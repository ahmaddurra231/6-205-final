==> flow/design.v <==
module i2c_controller(
  input logic clk_in,
  input logic rst_in,
  inout logic sda,
  input logic start,
  input logic [6:0] peripheral_addr_in,
  input logic rw,  
  input logic [7:0] command_byte_in,
  input logic [7:0] data_byte_in,
  output logic [7:0] data_byte_out,
  output logic ack_out,
  output logic scl_out, 
  output logic data_valid_out
);
logic sda_val;
assign sda = sda_val? 1'bz : 1'b0;
localparam integer CLK_IN_FREQ = 100_000_000;
localparam integer I2C_FREQ = 100_000;
localparam integer PERIOD = CLK_IN_FREQ / I2C_FREQ;
localparam integer HALF_PERIOD = PERIOD / 2;
localparam integer QUARTER_PERIOD = PERIOD / 4;
localparam integer HALF_PERIOD_WIDTH = $clog2(HALF_PERIOD);
localparam integer STOP_SETUP_CYCLES = 120;
localparam integer BUS_FREE_CYCLES = 1000;
logic [HALF_PERIOD_WIDTH-1:0] half_period_count;
localparam integer ADDR_BYTE = 3'b0;
localparam integer CMD_BYTE = 3'b1;
localparam integer DATA_BYTE = 3'b10;
localparam integer STOP_BYTE = 3'b11;
logic [1:0] prev_byte;
logic scl_toggle_en; 
logic scl_overdrive;
logic scl_toggle;
logic scl_falling_edge;
logic scl_rising_edge;
logic scl_prev;
logic ack_in;  
logic [7:0] peripheral_addr_in_reg;
logic [7:0] data_byte_in_reg;
logic [7:0] command_byte_in_reg;
logic rw_reg;
logic [2:0] bit_count;
logic [9:0] stop_setup_count;
assign scl_out = scl_toggle_en? scl_toggle : scl_overdrive;
assign scl_falling_edge = scl_prev & ~scl_toggle;
assign scl_rising_edge = ~scl_prev & scl_toggle;
always_ff @(posedge clk_in) begin
  if (rst_in) begin
    scl_toggle <= 1'b1;
    half_period_count <= 0;
    scl_prev <= 1'b1;
  end else begin
    if (scl_toggle_en) begin
      scl_prev <= scl_toggle;
      if (state == START) begin
        scl_toggle <= 1'b1;
      end else begin
        if (half_period_count == HALF_PERIOD-1) begin
          scl_toggle <= ~scl_toggle;
          half_period_count <= 0;
        end else begin
          half_period_count <= half_period_count + 1;
        end
      end
    end else begin
      scl_toggle <= 1'b1;
      half_period_count <= 0;
    end
  end
end
typedef enum logic [3:0] {
  IDLE,
  START,
  ADDR,
  AWAIT_ACK,
  READ_ACK,
  PROCESS_ACK,
  DATA,
  READ,
  STOP, 
  BUS_FREE_TIME
} state_t;
state_t state;
logic [3:0] current_state;
logic [3:0] retry_count;
assign current_state = state;
always_ff @(posedge clk_in) begin
  if (rst_in) begin
    state <= IDLE;
    sda_val <= 1'b1;
    ack_out <= 1'b0;
    data_valid_out <= 1'b0;
    scl_overdrive <= 1'b1;
    scl_toggle_en <= 1'b0;
    bit_count <= 0;
    retry_count <= 0;
  end else begin
    case(state)
      IDLE: begin
        scl_toggle_en <= 1'b0;
        scl_overdrive <= 1'b1;
        sda_val <= 1'b1;
        data_valid_out <= 1'b0;
        ack_out <= 1'b0;
        if (start) begin
          state <= START;
        end
      end
      START: begin
        ack_out <= 1'b0;
        if (prev_byte == CMD_BYTE) begin
          peripheral_addr_in_reg[0] <= 1'b1;
        end else begin
          peripheral_addr_in_reg <= {peripheral_addr_in, 1'b0};
          rw_reg <= rw;
          data_byte_in_reg <= data_byte_in;
          command_byte_in_reg <= command_byte_in;
          ack_out <= 1'b0;
        end
        scl_toggle_en <= 1'b1;
        sda_val <= 1'b0;
        bit_count <= 7;
        state <= ADDR;
      end
      ADDR: begin
        if (scl_falling_edge) begin
          sda_val <= peripheral_addr_in_reg[bit_count];
          if (bit_count == 0) begin
            state <= AWAIT_ACK;
            prev_byte <= ADDR_BYTE;
          end else begin
            bit_count <= bit_count - 1;
          end
        end
      end
      AWAIT_ACK: begin
        if (scl_falling_edge) begin
          sda_val <= 1'b1; 
          state <= READ_ACK;
        end
      end
      READ_ACK: begin
        if (half_period_count == QUARTER_PERIOD && scl_out) begin
          ack_in <= sda;
          state <= PROCESS_ACK;
        end
      end
      PROCESS_ACK: begin
        if ((prev_byte == DATA_BYTE) && peripheral_addr_in_reg[0]) begin
          state <= STOP;
        end else begin
          if (!ack_in)begin
            if (rw_reg) begin
              if (prev_byte == CMD_BYTE) begin
                if(scl_rising_edge) begin
                  state <= START;
                end
              end else if (peripheral_addr_in_reg[0]) begin
                state <= READ;
                sda_val <= 1'b1;  
              end else begin
                state <= DATA;
              end
              bit_count <= 7;
            end else begin
              if (prev_byte == DATA_BYTE) begin
                state <= STOP;
              end else begin
                state <= DATA;
                bit_count <= 7;
              end
            end
          end else begin
            state <= STOP;
            retry_count <= retry_count + 1;
            ack_out <= 1'b1;
          end
        end
      end
      DATA: begin
        if (prev_byte == ADDR_BYTE) begin
          if (scl_falling_edge) begin  
            sda_val <= command_byte_in_reg[bit_count];
            if (bit_count == 0) begin
              state <= AWAIT_ACK;
              prev_byte <= CMD_BYTE;
            end else begin
              bit_count <= bit_count - 1;
            end
          end
        end else if (prev_byte == CMD_BYTE) begin
          if (scl_falling_edge) begin
            sda_val <= data_byte_in_reg[bit_count];
            if (bit_count == 0) begin
              state <= AWAIT_ACK;
              prev_byte <= DATA_BYTE;
            end else begin
              bit_count <= bit_count - 1;
            end
          end
        end
      end
      READ: begin
        if (scl_rising_edge) begin
          data_byte_out[bit_count] <= sda;
          if (bit_count == 0) begin
            state <= AWAIT_ACK;
            prev_byte <= DATA_BYTE;
          end else begin
            bit_count <= bit_count - 1;
          end
        end
      end
      STOP: begin
        if (!scl_toggle_en) begin
          if (stop_setup_count == STOP_SETUP_CYCLES) begin
            sda_val <= 1'b1;
            state <= BUS_FREE_TIME;
            prev_byte <= STOP_BYTE;
            stop_setup_count <= 0;
          end else begin
            stop_setup_count <= stop_setup_count + 1;
          end 
        end else if (scl_falling_edge) begin
          sda_val <= 1'b0;
        end else if (scl_rising_edge) begin
          scl_toggle_en <= 1'b0;
          stop_setup_count <= 0;
        end
      end
      BUS_FREE_TIME: begin
        if (stop_setup_count == BUS_FREE_CYCLES) begin
          if (!ack_out) begin
            data_valid_out <= 1'b1;
            state <= IDLE;
            retry_count <= 0;
          end else begin
            if (retry_count == 4'd10) begin
              state <= IDLE;
              retry_count <= 0;
              ack_out <= 1'b0;
            end else begin
              state <= START;
              retry_count <= retry_count + 1;
            end                                                                                                                                                                                                                                                                                                                                                                                                                                                                                                                                                                                                                                        
          end
          stop_setup_count <= 0;
        end else begin
          stop_setup_count <= stop_setup_count + 1;
        end
      end
    endcase 
  end
end
endmodule
module mpr121_controller(
  input logic clk_in,
  input logic rst_in,
  inout logic sda,
  output logic scl_out,
  output logic [23:0] touch_status_out,
  output logic [13:0] led,
  output logic valid_out
);
  logic start;
  logic [6:0] peripheral_addr_in;
  logic rw;
  logic [7:0] command_byte_in;
  logic [7:0] data_byte_in;
  logic [7:0] data_byte_out;
  logic ack_out;
  logic data_valid_out;
  logic [4:0] threshold_index;
  i2c_controller i2c_inst (
    .clk_in(clk_in),
    .rst_in(rst_in),
    .sda(sda),
    .start(start),
    .peripheral_addr_in(peripheral_addr_in),
    .rw(rw),
    .command_byte_in(command_byte_in),
    .data_byte_in(data_byte_in),
    .data_byte_out(data_byte_out),
    .ack_out(ack_out),
    .scl_out(scl_out),
    .data_valid_out(data_valid_out)
  );
  typedef enum logic [4:0] {
    INIT_START,
    AWAIT_VALID_OUT,
    INIT_WRITE_THRESH,
    VERIFY_THRESH,
    VERIFY_THRESH_2,
    INIT_WRITE_ECR_ENABLE,
    VERIFY,
    VERIFY_2,
    VERIFY_ECR,
    VERIFY_ECR_2,
    START_READ_TOUCH_STATUS,
    READ_TOUCH_STATUS_FIRST_BYTE,
    START_READ_SECOND_BYTE,
    READ_TOUCH_STATUS_SECOND_BYTE, 
    START_READ_THIRD_BYTE,
    READ_TOUCH_STATUS_THIRD_BYTE,
    STOP
  } state_t;
  state_t state;
  state_t next_state;
  logic [3:0] stop_byte;
  logic [1:0] num_devices; 
  assign led[7:0] = touch_status_out[7:0];
  always_ff @(posedge clk_in) begin
    if (rst_in) begin
      start <= 1'b0;
      rw <= 1'b0;
      command_byte_in <= 8'b0;
      data_byte_in <= 8'b0;
      touch_status_out <= 12'b0;
      valid_out <= 1'b0;
      state <= INIT_START;
      num_devices <= 2'd3;
    end else begin
      case (state)
        INIT_START: begin
          start <= 1'b1;
          rw <= 1'b0;  
          command_byte_in <= 8'h5E;  
          data_byte_in <= 8'h00;  
          state <= AWAIT_VALID_OUT;
          next_state <= INIT_WRITE_THRESH;
          threshold_index <= 0;
          peripheral_addr_in <= (num_devices == 2'd1) ? 7'h5A : 7'h5B;
          case (num_devices)
            2'd1: begin
              peripheral_addr_in <= 7'h5A;
            end
            2'd2: begin
              peripheral_addr_in <= 7'h5B;
            end
            2'd3: begin
              peripheral_addr_in <= 7'h5C;
            end
          endcase
        end
        AWAIT_VALID_OUT: begin
          start <= 1'b0;
          if (data_valid_out) begin
            state <= next_state;
          end
        end
        INIT_WRITE_THRESH: begin
          start <= 1'b1;
          rw <= 1'b0;  
          command_byte_in <= 8'h41 + threshold_index;  
          state <= AWAIT_VALID_OUT;
          if (threshold_index[0] == 1'b0) begin
            data_byte_in <= 8'h0F; 
          end else begin
            data_byte_in <= 8'h0A; 
          end
          if (threshold_index < 5'd24) begin
            threshold_index <= threshold_index + 1;
            next_state <= INIT_WRITE_THRESH;
          end else begin
            threshold_index <= 0;
            next_state <= INIT_WRITE_ECR_ENABLE;
          end    
        end
        VERIFY_THRESH: begin
          start <= 1'b1;
          rw <= 1'b1;  
          command_byte_in <= 8'h40 + threshold_index;  
          state <= AWAIT_VALID_OUT;
          next_state <= VERIFY_THRESH_2;
        end
        VERIFY_THRESH_2: begin
          if (data_byte_out == 8'h0F || data_byte_out == 8'h0A) begin
            state <= INIT_WRITE_THRESH;
          end else begin
            stop_byte <= 4'b0001;
            state <= STOP;
          end
        end
        INIT_WRITE_ECR_ENABLE: begin
          start <= 1'b1;
          rw <= 1'b0;  
          command_byte_in <= 8'h5E;  
          data_byte_in <= 8'h0C;  
          state <= AWAIT_VALID_OUT;
          next_state <= VERIFY;
        end
        VERIFY: begin
          start <= 1'b1;
          rw <= 1'b1;  
          command_byte_in <= 8'h5D;  
          state <= AWAIT_VALID_OUT;
          next_state <= VERIFY_2;
        end
        VERIFY_2: begin
          if (data_byte_out == 8'h24) begin
            state <= VERIFY_ECR;
          end else begin
            state <= STOP;
            stop_byte <= 4'b0010;
          end
        end
        VERIFY_ECR: begin
          start <= 1'b1;
          rw <= 1'b1;  
          command_byte_in <= 8'h5E;  
          state <= AWAIT_VALID_OUT;
          next_state <= VERIFY_ECR_2;
        end
        VERIFY_ECR_2: begin
          if (data_byte_out == 8'h0C) begin
            if (num_devices == 2'd1) begin
              state <= START_READ_TOUCH_STATUS;
            end else begin
              state <= INIT_START;
              num_devices <= num_devices - 1;
            end
          end else begin
            state <= STOP;
            stop_byte <= 4'b0011;
          end
        end
        START_READ_TOUCH_STATUS: begin
          start <= 1'b1;
          rw <= 1'b1;  
          command_byte_in <= 8'h00;  
          state <= AWAIT_VALID_OUT;
          next_state <= READ_TOUCH_STATUS_FIRST_BYTE;
          peripheral_addr_in <= 7'h5A;
        end
        READ_TOUCH_STATUS_FIRST_BYTE: begin
          touch_status_out[7:0] <= data_byte_out;
          state <= START_READ_SECOND_BYTE;
        end
        START_READ_SECOND_BYTE: begin
          start <= 1'b1;
          rw <= 1'b1;  
          command_byte_in <= 8'h00;  
          state <= AWAIT_VALID_OUT;
          next_state <= READ_TOUCH_STATUS_SECOND_BYTE;
          peripheral_addr_in <= 7'h5B;
        end
        READ_TOUCH_STATUS_SECOND_BYTE: begin
          touch_status_out[15:8] <= data_byte_out;
          state <= START_READ_THIRD_BYTE;
        end
        START_READ_THIRD_BYTE: begin
          start <= 1'b1;
          rw <= 1'b1;  
          command_byte_in <= 8'h00;  
          state <= AWAIT_VALID_OUT;
          next_state <= READ_TOUCH_STATUS_THIRD_BYTE;
          peripheral_addr_in <= 7'h5C;
        end
        READ_TOUCH_STATUS_THIRD_BYTE: begin
          touch_status_out[23:16] <= data_byte_out;
          state <= START_READ_TOUCH_STATUS;
          valid_out <= 1'b1;
        end
        STOP: begin
          start <= 1'b0;
        end
        default: begin
        end 
      endcase
    end
  end
endmodule
## From RTL to reports: mpr121_controller

What the tools print for mpr121_controller, step after step.
Lines are those of the file above, counted from 1.
Operators carry their Yosys type and port widths (W data, S select, Z words).
Library cell names are shortened.
A cell with n/a has no value.

| set-up | value |
|---|---|
| top | mpr121_controller |
| clock | clk_in |
| library | sky130hd |
| library corner | tt_025C_1v80 |

## Elaborated design

Counts by Yosys on the flattened word-level netlist (proc, flatten, opt, wreduce; memories kept). Register bits leave out memories and registers merged into their read ports (data or address). Print and check cells are left out.

| cells by class | value |
|---|---|
| shift-type cells | 5 |
| bitwise gates (word level) | 11 |
| muxes and demuxes | 104 |
| reduce/logical cells | 50 |
| order comparisons | 1 |
| eq/ne operators | 64 |
| add/sub/neg operators | 9 |

Operators by type and width:

| kind | number |
|---|---|
| $mux W4 | 24 |
| $mux W10 | 5 |
| $pmux W5 S9 | 1 |
| $eq A5 B4 Y1 const B | 8 |
| $pmux W4 S10 | 1 |
| $pmux W8 S5 | 1 |
| $pmux W5 S8 | 1 |
| $mux W3 | 11 |
| $mux W1 | 29 |
| $pmux W7 S4 | 1 |
| $mux W5 | 5 |
| $ne A2 B1 Y1 const B | 12 |
| $shiftx A8 B3 Y1 | 3 |
| $eq A8 B4 Y1 const B | 3 |
| $pmux W8 S3 | 1 |
| $mux W2 | 11 |
| $reduce_and A10 Y1 | 2 |
| $eq A5 B3 Y1 const B | 4 |
| $pmux W10 S2 | 1 |
| $eq A4 B3 Y1 const B | 4 |
| $add A7 B5 Y8 const A | 2 |
| $reduce_and A3 Y1 | 5 |
| $pmux W3 S5 | 1 |
| $reduce_and A12 Y1 | 1 |
| $ne A2 B2 Y1 const B | 6 |
| $reduce_bool A2 Y1 | 6 |
| $reduce_or A3 Y1 | 4 |
| $eq A4 B4 Y1 const B | 3 |

Other operator kinds: 58; their cells: 88.

| storage and ports | value |
|---|---|
| input bits | 2 |
| register bits after elaboration | 139 |
| word-level cells | 276 |

## Depth

Depth = most cells in a row (Yosys ltp): at word level without a register or memory, in the mapped netlist without a sequential cell, where the memories' decode and read muxes count.

| depth | value |
|---|---|
| depth in word-level cells | 8 |
| ABC_AREA | 0 |
| depth in mapped cells | 8 |

## After synthesis

Source: synth_stat.txt of the flow (Yosys; design flattened, memories mapped). It holds for the ABC_AREA given above (unset counts as 0); a run with the other value may have another netlist.

Cell types:

| type | number |
|---|---|
| dfxtp_1 | 68 |
| edfxtp_1 | 29 |
| nor2_1 | 85 |
| mux2i_1 | 25 |
| a21oi_1 | 37 |
| ha_1 | 13 |
| buf_4 | 16 |
| xnor2_1 | 13 |
| nand2_1 | 28 |
| xor2_1 | 10 |
| nor3_1 | 17 |
| inv_1 | 19 |
| nor2b_1 | 11 |
| clkbuf_1 | 18 |
| o21ai_0 | 13 |
| nand2b_1 | 10 |
| nand3_1 | 12 |
| a31oi_1 | 6 |

Not listed: further types 52, cells in them 90.

| mapped netlist | value |
|---|---|
| mapped cells | 520 |
| mapped area | 0.0048184 sq mm |
| mapped flip-flops | 97 |
| buffer cells | 38 |

By module: a second synthesis without flattening, with its own total; a netlist apart from the flattened one above.

| second synthesis, totals | value |
|---|---|
| cell total of the unflattened synthesis | 626 |
| area total of the unflattened synthesis | 0.0056529 sq mm |

Each row is one instance without its submodules.

By module:

| module | area (sq mm) | instances | cells | seq. area (sq mm) |
|---|---|---|---|---|
| mpr121_controller | 0.0029841 | 1 | 344 | 0.0012612 |
| i2c_controller | 0.0026688 | 1 | 282 | 0.0012812 |

## Worst setup path after synthesis

OpenSTA on the mapped netlist: ideal clock, no wires. The path of least setup slack (recovery checks aside). Input and output delay are each 20% of the period. Register names are those of the netlist, which keeps one name where synthesis merged equal registers.

| path post-synthesis | value |
|---|---|
| path type | input to register |
| start | in rst_in |
| end | reg i2c_inst.stop_setup_count[0] |
| library setup time | 0.397 ns |
| arrival time | 1.662 ns |
| required time | 1.613 ns |
| setup slack | -0.049 ns |
| stages | 3 |
| time at the first pin | 0.402 ns |
| input delay | 0.402 ns |
| delay of the path | 1.657 ns |
| clock period | 2.01 ns |
| path buffers | 2 |
| period reached after synthesis | 2.059 ns |

"delay of the path" = arrival - input delay + setup time.
"stages": output pins that drive a net of the path, with the launching flip-flop's if there is one; two outputs of one cell count as two.
"period reached after synthesis" = period - worst setup slack (recovery checks aside). The figure is calculated, with input and output delays left at 20% of the set period.
Between the ends stands the longest chain of elaborated cells between them, by number of cells; it is not shown to be the way that was timed. Of several equally long chains one is given.
Each line given opens the expression or statement behind the cell; cells for indexed reads and writes are added by Yosys, which also makes memories of some case tables.
A register here has more assigning lines than the two given.

| between the ends, post-synthesis | value |
|---|---|
| cell sequence | clkbuf_1 -> clkbuf_1 -> a311oi_1 |
| length of the longest elaborated chain | 2 |
| elaborated cells on any way between the ends | 2 |
| source lines of those cells | 0 |
| classes of those cells | 1 x logic; 1 x reduce/logical |

RTL lines, path post-synthesis:

| what | line | source |
|---|---|---|
| start, declared | 258 | `input logic rst_in,` |
| $not A1 Y1 | n/a |  |
| $reduce_and A4 Y1 | n/a |  |
| end, assigned | 222 | `stop_setup_count <= stop_setup_count + 1;` |
| end, assigned | 249 | `stop_setup_count <= stop_setup_count + 1;` |
| end, declared | 43 | `logic [9:0] stop_setup_count;` |

## Path in the finished layout

Path of least setup slack in the final report of entry A (OpenROAD, finished layout, wires in). Where an end is a register, its clock arrival counts in the times.

| path after layout | value |
|---|---|
| path type | register to register |
| start | reg i2c_inst.data_byte_out[0] |
| end | reg num_devices[1] |
| library setup time | 0.10 ns |
| setup slack | 0.12 ns |
| arrival time | 2.16 ns |
| required time | 2.28 ns |
| stages | 6 |
| path buffers | 0 |
| clock period | 2.04 ns |
| time at the first pin | 0.34 ns |

Between the ends stands the longest chain of elaborated cells between them, by number of cells; it is not shown to be the way that was timed. Of several equally long chains one is given.

| between the ends, after layout | value |
|---|---|
| cell sequence | edfxtp_1 -> or3b_4 -> or4b_4 -> nor3_4 -> mux2i_1 -> nand2_1 |
| length of the longest elaborated chain | 2 |
| elaborated cells on any way between the ends | 2 |
| source lines of those cells | 1 |
| classes of those cells | 1 x eq/ne; 1 x reduce/logical |

RTL lines, path after layout:

| what | line | source |
|---|---|---|
| start, declared | 10 | `output logic [7:0] data_byte_out,` |
| start, assigned | 205 | `data_byte_out[bit_count] <= sda;` |
| $eq A8 B4 Y1 | 415 | `if (data_byte_out == 8'h0C) begin` |
| $reduce_and A3 Y1 | n/a |  |
| end, assigned | 321 | `num_devices <= 2'd3;` |
| end, assigned | 420 | `num_devices <= num_devices - 1;` |
| end, declared | 310 | `logic [1:0] num_devices;` |

==> results <==
Below are 2 stored runs of the flow (Yosys, OpenROAD; platform sky130hd) on mpr121_controller, each with its settings and what was measured, unordered. Constraints: input delay and output delay 20% of the set period each, output load 0.01 pF.
"period achieved" means the clock period less the worst setup slack. The figure is calculated, with input and output delays left at 20% of the set period.
"time on the worst setup path" = time allowed to the worst setup path (clock period - input delay - output delay, where it has them) - its slack; a late launch clock adds to it, a late capture clock takes from it.
"power consumption" is the tool's figure for a default switching activity; nothing was simulated.

## Entry A

==> flow/run.sh <==
#!/bin/bash
# the make line also repeats the synthesis and layout settings of config.mk as NAME=value (left out here)
make -C /OpenROAD-flow-scripts/flow DESIGN_CONFIG=/design/flow/config.mk WORK_HOME=/design/flow/orfs CLKGATE_MAP_FILE= finish
==> flow/config.mk <==
export PLATFORM = sky130hd
export DESIGN_NAME = mpr121_controller
export DESIGN_NICKNAME = mpr121_controller
export VERILOG_FILES = /design/flow/design.v
export SDC_FILE = /design/flow/constraint.sdc
export NUM_CORES = 4
export LEC_CHECK = 0
export ABC_AREA = 0
export CAP_MARGIN = 20
export CELL_PAD_IN_SITES_GLOBAL_PLACEMENT = 1
export CORE_ASPECT_RATIO = 0.78
export CORE_MARGIN = 2
export CORE_UTILIZATION = 38
export GPL_ROUTABILITY_DRIVEN = 0
export HOLD_SLACK_MARGIN = 0.24
export PLACE_DENSITY = 0.41
export SETUP_SLACK_MARGIN = 0.52
export SLEW_MARGIN = 20
==> flow/constraint.sdc <==
create_clock -name core_clock -period 2.04 [get_ports {clk_in}]
set_input_delay 0.4080 -clock core_clock [delete_from_list [all_inputs] [get_ports {clk_in}]]
set_output_delay 0.4080 -clock core_clock [all_outputs]
set_load 0.01 [all_outputs]

| result of entry A | value |
|---|---|
| period achieved | 1.920 ns |
| time on the worst setup path | 1.92 ns |
| type of the worst setup path | register to register |
| total negative setup slack | 0.000 ns |
| setup slack of the worst path | 0.120 ns |
| final worst hold slack | 0.465 ns |
| mapped cell area after synthesis | 0.0048184 sq mm |
| total die area | 0.0136037 sq mm |
| std-cell area (final layout) | 0.0063061 sq mm |
| power consumption | 4392 uW |
| final design utilization | 50.7% |

## Entry B

==> flow/run.sh <==
#!/bin/bash
# the make line also repeats the synthesis and layout settings of config.mk as NAME=value (left out here)
make -C /OpenROAD-flow-scripts/flow DESIGN_CONFIG=/design/flow/config.mk WORK_HOME=/design/flow/orfs CLKGATE_MAP_FILE= finish
==> flow/config.mk <==
export PLATFORM = sky130hd
export DESIGN_NAME = mpr121_controller
export DESIGN_NICKNAME = mpr121_controller
export VERILOG_FILES = /design/flow/design.v
export SDC_FILE = /design/flow/constraint.sdc
export NUM_CORES = 4
export LEC_CHECK = 0
export ABC_AREA = 1
export CAP_MARGIN = 0
export CELL_PAD_IN_SITES_DETAIL_PLACEMENT = 1
export CELL_PAD_IN_SITES_GLOBAL_PLACEMENT = 1
export CORE_MARGIN = 2
export CORE_UTILIZATION = 25
export CTS_CLUSTER_DIAMETER = 239
export MAX_ROUTING_LAYER = met4
export PLACE_DENSITY_LB_ADDON = 0.23
export SETUP_SLACK_MARGIN = 0.65
export SLEW_MARGIN = 20
==> flow/constraint.sdc <==
create_clock -name core_clock -period 2.43 [get_ports {clk_in}]
set_input_delay 0.4860 -clock core_clock [delete_from_list [all_inputs] [get_ports {clk_in}]]
set_output_delay 0.4860 -clock core_clock [all_outputs]
set_load 0.01 [all_outputs]

| result of entry B | value |
|---|---|
| period achieved | 1.740 ns |
| time on the worst setup path | 1.25 ns |
| type of the worst setup path | register to output |
| total negative setup slack | 0.000 ns |
| setup slack of the worst path | 0.690 ns |
| final worst hold slack | 0.450 ns |
| mapped cell area after synthesis | 0.0047984 sq mm |
| total die area | 0.0203177 sq mm |
| std-cell area (final layout) | 0.0057831 sq mm |
| power consumption | 4444 uW |
| final design utilization | 30.8% |
