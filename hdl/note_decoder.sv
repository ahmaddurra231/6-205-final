==> flow/design.v <==
module note_decoder (
    input logic clk_in,          
    input logic rst_in,          
    input logic [23:0] touch_status_in,  
    input logic [11:0] switches, 
    output logic [23:0] gate_out,
    output logic [23:0] trigger_out,
    output logic [2:0] note_sel  
);
    parameter NOTE_C4 = 8'd60;   
    parameter NOTE_D4 = 8'd62;   
    parameter NOTE_E4 = 8'd64;   
    parameter NOTE_F4 = 8'd65;   
    parameter NOTE_G4 = 8'd67;   
    parameter NOTE_A4 = 8'd69;   
    parameter NOTE_B4 = 8'd71;   
    parameter NOTE_C5 = 8'd72;   
    logic [23:0] gate_out_prev;
    always_ff @(posedge clk_in) begin
        if (rst_in) begin
            gate_out_prev <= 24'b0;
            gate_out <= 24'b0;
        end else begin
            gate_out_prev <= gate_out;
            gate_out <= touch_status_in;
            trigger_out <= gate_out & ~gate_out_prev;
        end
    end
endmodule
; ---- Tool chain data of note_decoder
; Tool output for the design above, in the order of the flow.
; Lines are those of the file above, counted from 1.
; Operators: Yosys type, input widths -> output width; for muxes data width and select width s.
; Library cell names are shortened.
; A cell with - has no value.
[design]
top_module = note_decoder
clock = clk_in
library = sky130hd
corner = tt_025C_1v80

; ---- After elaboration
; Counts by Yosys on the flattened word-level netlist (proc, flatten, opt, wreduce; memories kept). Register bits leave out memories and registers merged into their read ports (data or address); mux counts leave out enables and synchronous resets folded into registers. Print and check cells are left out. Cells with the same type and inputs are merged into one.
[bits]
reg_bits = 72
latch_bits = 0
ramBits = 0
rom_bits = 0
clocked_rd_ports_x_width = 0
n_memories = 0
input_bits = 38
out_inout_bits = 51
elab_cells = 5
[classes]
add_sub_neg = 0
n_mul = 0
n_div = 0
n_cmp = 0
eq_ne = 0
n_shift = 0
n_mux = 0
logic = 2
reduce_logical = 0
[op_table]
columns = op, count
row1 = $and 24x24->24, 1
row2 = $not 24->24, 1

; ---- Longest topological paths
; Depth = most cells in a row (Yosys ltp): at word level without a register or memory, in the mapped netlist without a sequential cell, where the memories' decode and read muxes count.
[logic_depth]
ltp_word = 2
abc_area = 0
depth_mapped = 3
mapped_depth_nobuf = 1

; ---- Mapped cells and area
; The flow's flattened synthesis, as Yosys stat reports it; memories are mapped. The netlist is that of the ABC_AREA named above (0 if unset); the other value can give another one.
[by_type]
columns = cell, count, area_total_um2
row1 = dfxtp_1, 48, 960.922
row2 = edfxtp_1, 24, 720.691
row3 = nor2b_1, 72, 450.432
row4 = buf_4, 3, 22.522
row5 = buf_6, 2, 22.522
row6 = buf_2, 3, 15.014
row7 = conb_1, 1, 3.754
row8 = inv_1, 1, 3.754
[mapped]
stdcells = 154
area_um2 = 2199.6
sequential_area_um2 = 1681.6
flip_flops = 72
buf_cells = 8

; ---- Worst setup path after synthesis
; OpenSTA on the mapped netlist: ideal clock, no wires. The path of least setup slack (recovery checks aside). Input and output delay are each 20% of the period. Register names are those of the netlist, which keeps one name where synthesis merged equal registers.
[synth_path]
path_kind = input to register
from = in rst_in
to = reg trigger_out[0]
tclk_ps = 1370
in_delay_ps = 274
setup_time_ps = 379
t_first_pin_ps = 274
t_arrival_ps = 918
required_time_ps = 991
slack_ps = 73
delay_ps = 1023
stages = 2
path_buffers = 1
synth_period_reached_ps = 1297
; "delay_ps" is the arrival time less input delay plus setup time.
; "stages" counts driving pins, that of a launching flip-flop among them; a cell with two outputs on the path counts twice.
; "synth_period_reached_ps" = period - worst setup slack (recovery checks aside). The figure is calculated, with input and output delays left at 20% of the set period.
[synth_via]
path_cell_list = buf_2 inv_1
elab_chain_cells = 0
cells_between = 0
lines_between = 0
[synth_lines]
columns = item, line
row1 = "start, declared", 3  ; input logic rst_in,
row2 = "end, assigned", 26  ; trigger_out <= gate_out & ~gate_out_prev;
row3 = "end, declared", 7  ; output logic [23:0] trigger_out,

; ---- Worst path after layout
; From the final timing report of flow run B: the path of least setup slack in the routed layout; clock arrival at registers is part of the times.
; The report prints the path's times to 10 ps; the period is as set.
[layout_path]
path_kind = register to output
from = reg gate_out[5]
to = out gate_out[5]
tclk_ps = 2850
out_delay_ps = 570
t_first_pin_ps = 320
t_arrival_ps = 1240
required_time_ps = 2280
slack_ps = 1040
stages = 2
path_buffers = 1
[layout_via]
path_cell_list = dfxtp_1 clkdlybuf4s50_1
elab_chain_cells = 0
cells_between = 0
lines_between = 0
[layout_lines]
columns = item, line
row1 = "start, declared", 6  ; output logic [23:0] gate_out,
row2 = "start, assigned", 22  ; gate_out <= 24'b0;
row3 = "start, assigned", 25  ; gate_out <= touch_status_in;
row4 = "end, declared", 6

; Flow measurements of note_decoder on sky130hd: 2 stored runs with different settings, listed in no order. Input and output delays are each 20% of the period that was set; the output load is 0.01 pF.
; "clock_period_reached_ps" is the run's clock period less its worst setup slack. It is reckoned from that one timing run; input and output delays stay at 20% of the period that was set.
; "worst_path_time_ps": the worst setup path's part of the clock period (all of it between registers, 20% less for each end at a port) less its slack. A launch clock that arrives late makes it longer, a capture clock that arrives late makes it shorter.
; "power_total_w" rests on the timing tool's default activity at the inputs, not on a simulated workload.
; "worst_path_time_ps" is known to 10 ps.

[flow run A: settings]
period_ns = 1.88
CORE_UTILIZATION = 59
SETUP_SLACK_MARGIN = -0.11
PLACE_DENSITY_LB_ADDON = 0.17
CELL_PAD_IN_SITES_GLOBAL_PLACEMENT = 0
CELL_PAD_IN_SITES_DETAIL_PLACEMENT = 2
TNS_END_PERCENT = 30
GPL_TIMING_DRIVEN = 0
CAP_MARGIN = 35
MIN_ROUTING_LAYER = met2
CORE_MARGIN = 2
SLEW_MARGIN = 20
[flow run A: results]
outcome = incomplete, placement halted on DPL-0033

[flow run B: settings]
period_ns = 2.85
CORE_UTILIZATION = 47
SETUP_SLACK_MARGIN = -0.13
PLACE_DENSITY_LB_ADDON = 0.18
CORE_MARGIN = 6
TNS_END_PERCENT = 60
CAP_MARGIN = 5
MIN_ROUTING_LAYER = met1
SLEW_MARGIN = 20
[flow run B: results]
die_area_um2 = 6465.8
post_route_util_pct = 71.0
total_negative_slack_ps = 0
power_total_w = 0.002073
final_cell_area_um2 = 3134.3
worst_path_time_ps = 1240
path_kind = register to output
final_setup_ws_ps = 1037
clock_period_reached_ps = 1813
hold_ws_ps = 478
post_synth_area_um2 = 2199.6
