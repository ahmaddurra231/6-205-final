==> flow/design.v <==
module counter(     input wire clk_in,
                    input wire rst_in,
                    input wire [31:0] period_in,
                    output logic [31:0] count_out
              );
  logic [32:0] count;
  always_comb begin
    count = rst_in ? 0:
            count_out == period_in - 1? 0: count_out +1;
  end
  always_ff @(posedge clk_in)begin
    count_out <= count[31:0];
  end
endmodule
`timescale 1ns / 1ps
`default_nettype none
module pwm #(
    parameter integer PWM_RESOLUTION = 256  
)(
    input wire clk_in,
    input wire rst_in,
    input wire [7:0] dc_in, 
    input wire [7:0] gate_in,
    output logic sig_out
);
    logic [31:0] count;
    counter mc (
        .clk_in(clk_in),
        .rst_in(rst_in),
        .period_in(PWM_RESOLUTION),
        .count_out(count)
    );
    assign sig_out = (|gate_in) && (count < dc_in);
endmodule
`default_nettype wire
## Tool chain data of pwm

What the tools print for pwm, step after step.
Lines are those of the file above, counted from 1.
Library cell names are shortened.
A cell with n/a has no value.

| inputs | value |
|---|---|
| top | pwm |
| clock port | clk_in |
| cell library | sky130hd |
| timing corner | tt_025C_1v80 |

## Word-level counts

Yosys after proc, flatten, opt, wreduce and memory -nomap, before mapping. Enables and synchronous resets that opt folds into registers are not counted as muxes. Memory bits, and registers merged into a memory's read port (data or address), are not among the register bits. Print and check cells are not counted. Equal cells are merged and count once.

| storage and ports | value |
|---|---|
| register bits after elaboration | 32 |
| latch bits | 0 |
| bits in writable memories | 0 |
| ROM bits | 0 |
| clocked read ports x word width | 0 |
| memories | 0 |
| output and inout port bits | 1 |
| word-level cells | 7 |

| cells by class | value |
|---|---|
| add/subtract/negate cells | 1 |
| multiply operators | 0 |
| divide/modulo/power cells | 0 |
| order comparisons | 1 |
| equal/unequal tests | 1 |
| shifts and indexed selects | 0 |
| multiplexer cells | 0 |
| bitwise gates (word level) | 0 |
| reductions and logical operators | 3 |

Operators with widths:

| cell | count |
|---|---|
| 32-bit by 1-bit adder with 32-bit output (second input constant) | 1 |
| 32-bit by 8-bit less-than comparator with 1-bit output | 1 |
| 32-bit by 8-bit == test with 1-bit output (second input constant) | 1 |
| 8-bit OR reduction | 1 |
| 2-bit OR reduction | 1 |
| 1-bit logical AND | 1 |

## Logic depth

Yosys ltp: most cells in a row. Word level: on the elaborated netlist, between registers, memories and ports. Mapped: between sequential cells and ports; inverters and the memories' decode and read muxes count.

| logic depth | value |
|---|---|
| depth after elaboration | 2 |
| ABC_AREA | 0 |
| depth in mapped cells | 7 |

## Netlist

The flow's flattened synthesis, as Yosys stat reports it; memories are mapped. The netlist is that of the ABC_AREA named above (0 if unset); the other value can give another one.
Totals and module areas in this step are rounded.

Cell types:

| cell type | count | total area (um^2) |
|---|---|---|
| dfxtp_1 | 32 | 640.614 |
| ha_1 | 8 | 100.096 |
| nand4_1 | 16 | 100.096 |
| o31ai_1 | 13 | 97.594 |
| a21oi_1 | 17 | 85.082 |
| or4_1 | 11 | 82.579 |
| nor4_1 | 11 | 68.816 |
| nor2_1 | 17 | 63.811 |
| xor2_1 | 6 | 52.55 |
| nand3_1 | 10 | 50.048 |
| inv_1 | 12 | 45.043 |
| and4_1 | 5 | 43.792 |
| xnor2_1 | 5 | 43.792 |
| nand2_1 | 11 | 41.29 |
| a21o_1 | 4 | 30.029 |
| buf_2 | 5 | 25.024 |
| buf_6 | 2 | 22.522 |
| nand4_4 | 1 | 21.27 |

Other cell types: 21; their cells: 29.

| mapped netlist | value |
|---|---|
| standard cells after synthesis | 215 |
| chip area (Yosys) | 1834 um^2 |
| mapped flip-flops | 32 |
| buffers | 10 |

The figures by module come from a second, unflattened synthesis with its own total; it is not the netlist above.

| second synthesis, totals | value |
|---|---|
| cell total of the unflattened synthesis | 368 |
| area total of the unflattened synthesis | 3098 um^2 |

Each row is one instance without its submodules.

Modules:

| module | instances | cells | area (um^2) | seq. area (um^2) |
|---|---|---|---|---|
| counter | 1 | 330 | 2819 | 640.6 |
| pwm | 1 | 38 | 279.0 | 0.0 |

## Timing after synthesis

Source: OpenSTA report_checks on the synthesized netlist (no wires, ideal clock, input and output delay 20% of the period each), path of least setup slack; recovery checks are left aside. Register names are those of the netlist, which keeps one name where synthesis merged equal registers.

| path after synthesis | value |
|---|---|
| path kind | input to output |
| from | input dc_in[5] |
| to | output sig_out |
| clock period | 2530 ps |
| external input delay | 506 ps |
| external output delay | 506 ps |
| data arrival time | 1747 ps |
| slack | 277 ps |
| path delay | 1241 ps |
| stages on the path | 6 |
| buffers on the path | 0 |
| period reached after synthesis | 2253 ps |

"path delay" is the arrival time less input delay plus setup time.
At an output port there is no setup time.
"stages on the path": output pins that drive a net of the path, with the launching flip-flop's if there is one; two outputs of one cell count as two.
"period reached after synthesis" = period - worst setup slack (recovery checks aside). The figure is calculated, with input and output delays left at 20% of the set period.
Between the ends stands the longest chain of elaborated cells between them, by number of cells; it is not shown to be the way that was timed. Of several equally long chains one is given.
A line is the first line of the expression or statement that the cell stems from. Yosys adds cells for indexed reads and writes and turns some case tables into memories.

| on the way, after synthesis | value |
|---|---|
| path through | inv_1 > ha_1 > a21o_1 > a21o_1 > a2111oi_0 > o31a_1 |
| length of the longest elaborated chain | 2 |
| elaborated cells on any way between the ends | 2 |
| classes of those cells | compare: 1; reduce/logical: 1 |

RTL lines, path after synthesis:

| element | line | RTL |
|---|---|---|
| from (decl) | 22 | `input wire [7:0] dc_in,` |
| 32-bit by 8-bit less-than comparator with 1-bit output | 33 | `assign sig_out = (\|gate_in) && (count < dc_in);` |
| 1-bit logical AND | 33 |  |
| to (decl) | 24 | `output logic sig_out` |

## Worst path after layout

Path of least setup slack in the final report of run 1 (OpenROAD, finished layout, wires in). Where an end is a register, its clock arrival counts in the times.
The report prints the path's times to 10 ps; the period is as set.

| path post-layout | value |
|---|---|
| path kind | register to output |
| from | register mc.count_out[5] |
| to | output sig_out |
| clock period | 1550 ps |
| external output delay | 310 ps |
| data arrival time | 1840 ps |
| slack | -600 ps |
| stages on the path | 7 |
| buffers on the path | 1 |

Between the ends stands the longest chain of elaborated cells between them, by number of cells; it is not shown to be the way that was timed. Of several equally long chains one is given.

| on the way, post-layout | value |
|---|---|
| path through | dfxtp_4 > ha_4 > a21o_1 > a21o_1 > a2111oi_4 > o31a_1 > buf_2 |
| length of the longest elaborated chain | 2 |
| elaborated cells on any way between the ends | 2 |
| classes of those cells | compare: 1; reduce/logical: 1 |

RTL lines, path post-layout:

| element | line | RTL |
|---|---|---|
| from (decl) | 4 | `output logic [31:0] count_out` |
| from (assign) | 12 | `count_out <= count[31:0];` |
| 32-bit by 8-bit less-than comparator with 1-bit output | 33 | `assign sig_out = (\|gate_in) && (count < dc_in);` |
| 1-bit logical AND | 33 |  |
| to (decl) | 24 | `output logic sig_out` |

Flow measurements of pwm on sky130hd: 2 stored runs with different settings, listed in no order. Input and output delays are each 20% of the period that was set; the output load is 0.01 pF.
By "achieved clock period" is meant the clock period of the run minus its worst setup slack. This is arithmetic on one report: input and output delays are still those of the set period (20% each).
By "allowed time less slack (worst setup path)" is meant the share of the clock period that the worst setup path is allowed (20% is reserved at inputs, 20% at outputs), minus its slack. Clock arrival times at its registers enter into it.
"power" is the tool's figure for a default switching activity; nothing was simulated.
"allowed time less slack (worst setup path)" is given in steps of 10 ps.
Measured values are rounded.
A setting shown as -- is not set for that run.

| setting or result | run 1 | run 2 |
|---|---|---|
| period_ns | 1.55 | 1.97 |
| CORE_UTILIZATION | 32 | 36 |
| PLACE_DENSITY | 0.77 | -- |
| CORE_ASPECT_RATIO | 1.33 | -- |
| CELL_PAD_IN_SITES_GLOBAL_PLACEMENT | 1 | -- |
| TNS_END_PERCENT | 55 | -- |
| GPL_TIMING_DRIVEN | 0 | 1 |
| GPL_ROUTABILITY_DRIVEN | 1 | -- |
| SLEW_MARGIN | 10 | 20 |
| CAP_MARGIN | 20 | 30 |
| CORE_MARGIN | 2 | 2 |
| SETUP_SLACK_MARGIN | -- | 0.29 |
| PLACE_DENSITY_LB_ADDON | -- | 0.24 |
| HOLD_SLACK_MARGIN | -- | -0.1 |
| ABC_AREA | -- | 1 |
| CTS_CLUSTER_SIZE | -- | 23 |
| CTS_CLUSTER_DIAMETER | -- | 27 |
| MIN_ROUTING_LAYER | -- | met2 |
| achieved clock period (ps) | 2152 | 1848 |
| allowed time less slack (worst setup path) (ps) | 1840 | 1450 |
| kind of the worst setup path | register to output | register to output |
| power (mW) | 1.634 | 1.300 |
| full die area (um^2) | 6360 | 6550 |
| worst setup slack after layout (ps) | -602 | 122 |
| chip area in the Yosys report (um^2) | 1834 | 2131 |
| area of the standard cells in the finished layout (um^2) | 2500 | 2892 |
